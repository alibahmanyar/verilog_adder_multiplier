==> flow/design.v <==
`timescale 1ns / 1ps
module normal_multiplier
        #(parameter N=16)(
        input clk,
        input [N-1:0] a,
        input [N-1:0] b,
        output reg [2*N-1:0] out,
        output reg finished
    );
    reg [N-1:0] one = {N{1'b1}};
    reg [N-1:0] zero = {N{1'b0}};
    reg [2*N:0] res = {2*N{1'b0}};
    integer bn = 0;  
    reg cb;  
    always @(posedge clk) begin
        if (bn < N) begin
            finished = 0;
            cb = b[bn];
            if (bn == 0) begin
                case (cb)
                    0: res[2*N-1:N] = (a & zero);
                    1: res[2*N-1:N] = (a & one);
                endcase
            end else begin
                case (cb)
                    0: res[2*N:N] = res[2*N-1:N] + (a & zero);
                    1: res[2*N:N] = res[2*N-1:N] + (a & one);
                endcase
            end
            res = res >> 1;
            bn = bn + 1;
        end else begin
            finished = 1;
        end
        out = res;
    end
endmodule
# == From RTL to reports: normal_multiplier ==
# What the tools print for normal_multiplier, step after step.
# Lines are those of the file above, counted from 1.
# Operators: Yosys type, input widths -> output width; for muxes data width and select width s.
# Library cell names are shortened.
# The mark -- stands for no value.
# inputs
top_module,normal_multiplier
clock,clk
cell_library,sky130hd
lib_corner,tt_025C_1v80

# == After elaboration ==
# Yosys after proc, flatten, opt, wreduce and memory -nomap, before mapping. Enables and synchronous resets that opt folds into registers are not counted as muxes. Memory bits, and registers merged into a memory's read port (data or address), are not among the register bits. Print and check cells are not counted.
# op_classes
bitwise,1
muxes,6
addsub,2
n_cmp,1
shift,1
n_reduce_logical,1
# ops
op,count
$pmux 17 s2,1
$shiftx 16x32->1,1
$add 32x2->32 const B,1
$lt 32x6->1 const B,1
$logic_not 32->1,1
$pmux 16 s2,1
$mux 32,1
$add 16x16->17,1
$mux 16,1
$mux 1,2
$not 1->1,1
# bits
ff_bits,97
output_inout_bits,33
elab_cells,16

# == Depth ==
# Longest topological path by Yosys (ltp), each cell counted once; first at word level (registers and memories cut), then after technology mapping (sequential cells cut; the memories' decode and read muxes count).
# logic_depth
depth_word,5
abc_area,0
mapped_depth,10
depth_no_buf,9

# == Mapped cells and area ==
# The flow's flattened synthesis, as Yosys stat reports it; memories are mapped. The netlist is that of the ABC_AREA named above (0 if unset); the other value can give another one.
# Totals and module areas in this step are rounded.
# synth_totals
cells,432
flip_flops,97
synth_area_um2,4442
# types
cell,count,type_area_um2
dfxtp_1,65,1.3E+03
edfxtp_1,32,960.922
nand2_1,77,289.027
xnor2_1,30,262.752
ha_1,18,225.216
nor2_1,33,123.869
xor2_1,12,105.101
a221oi_1,11,96.342
mux2i_1,9,90.086
nand3_1,18,90.086
a21oi_1,14,70.067
o21ai_0,14,70.067
and3_1,9,56.304
mux4_1,2,52.55
nor4_1,8,50.048
mux2_2,3,33.782
nand4_1,5,31.28
nor3_1,6,30.029
# Not listed: further types 33, cells in them 66.

# == Path before layout ==
# Path of least setup slack by OpenSTA after synthesis, without wires, with an ideal clock, recovery checks aside; 20% of the period is set as input and as output delay. Where synthesis merged equal registers, the netlist keeps one of their names.
# synth_timing
path_type,register -> register
start,reg bn[17]
end,reg bn[0]
setup_time_ns,0.409
path_buffers,2
path_stages,6
path_delay_ns,2.812
required_time_ns,2.921
period_ns,3.33
arrival_time_ns,2.403
path_slack_ns,0.518
period_less_setup_slack_ns,2.812
# "path_delay_ns" = arrival - input delay + setup time.
# "path_stages" counts driving pins, that of a launching flip-flop among them; a cell with two outputs on the path counts twice.
# "period_less_setup_slack_ns" is the clock period less the worst setup slack; recovery checks do not enter. This is arithmetic on one report: input and output delays are still those of the set period (20% each).
# Between the ends stands the longest chain of elaborated cells between them, by number of cells; it is not shown to be the way that was timed. Of several equally long chains one is given.
# A line is the first line of the expression or statement that the cell stems from. Yosys adds cells for indexed reads and writes and turns some case tables into memories.
# synth_between
cell_sequence,edfxtp_1 -> nor4_1 -> nand4_1 -> o21bai_1 -> clkbuf_8 -> clkbuf_1
elab_chain_cells,1
# synth_rtl
item,line_no,text
"start, declared",13,integer bn = 0;
"start, assigned",31,bn = bn + 1;
$lt 32x6->1,16,if (bn < N) begin
"end, assigned",31,
"end, declared",13,

# == Worst path after layout ==
# From the final timing report of job 1: the path of least setup slack in the routed layout; clock arrival at registers is part of the times.
# layout_timing
path_type,input -> register
start,in a[4]
end,reg out[30]
arrival_time_ns,3.34
required_time_ns,4.12
path_slack_ns,0.79
path_stages,9
in_delay_ns,0.77
path_buffers,1
setup_time_ns,0.06
period_ns,3.83
# Between the ends stands the longest chain of elaborated cells between them, by number of cells; it is not shown to be the way that was timed. Of several equally long chains one is given.
# layout_between
cell_sequence,clkdlybuf4s50_1 -> ha_1 -> a2111o_1 -> a21oi_1 -> o21ai_0 -> a21oi_1 -> a21oi_1 -> or4b_1 -> nand3_1
elab_chain_cells,4
# layout_rtl
item,line_no,text
"start, declared",5,"input [N-1:0] a,"
$add 16x16->17,27,1: res[2*N:N] = res[2*N-1:N] + (a & one);
$pmux 17 s2,25,case (cb)
$mux 16,19,if (bn == 0) begin
$mux 32,16,if (bn < N) begin
"end, assigned",35,out = res;
"end, declared",7,"output reg [2*N-1:0] out,"

# Stored flow runs of normal_multiplier (2 of them; Yosys, OpenROAD, sky130hd). They differ in their settings and are not a sequence. Constraints: input delay and output delay 20% of the set period each, output load 0.01 pF.
# "achieved_clock_period_ns": clock period set for the run, less the worst setup slack. It is reckoned from that one timing run; input and output delays stay at 20% of the period that was set.
# "worst_path_allowed_less_slack_ns": the worst setup path's part of the clock period (all of it between registers, 20% less for each end at a port) less its slack. A launch clock that arrives late makes it longer, a capture clock that arrives late makes it shorter.
# "fin_power_mw": no workload was simulated; the value follows from the tool's default switching activity.
# The measured numbers are rounded.
# A setting shown as n/a is not set for that run.
stored run,period_ns,CORE_UTILIZATION,PLACE_DENSITY,CORE_ASPECT_RATIO,TNS_END_PERCENT,ABC_AREA,GPL_ROUTABILITY_DRIVEN,CTS_CLUSTER_DIAMETER,SLEW_MARGIN,MIN_ROUTING_LAYER,CAP_MARGIN,CORE_MARGIN,SETUP_SLACK_MARGIN,PLACE_DENSITY_LB_ADDON,CTS_CLUSTER_SIZE,post_synth_area_um2,layout_utilization_pct,worst_path_allowed_less_slack_ns,critical_path_type,die_um2,fin_tns_ns,achieved_clock_period_ns,fin_ws_ns,hold_worst_slack_ns,fin_power_mw,layout_stdcell_area_um2
job 1,3.83,66,0.63,1.26,50,0,0,221,25,met1,20,2,n/a,n/a,n/a,4442,82.6,2.28,input -> register,7407,0.000,3.045,0.785,0.452,1.910,5389
job 2,2.45,47,n/a,n/a,75,0,n/a,n/a,10,met2,30,2,0.73,0.24,81,4442,74.0,2.47,register -> register,10240,-0.067,2.469,-0.019,0.469,3.004,6803
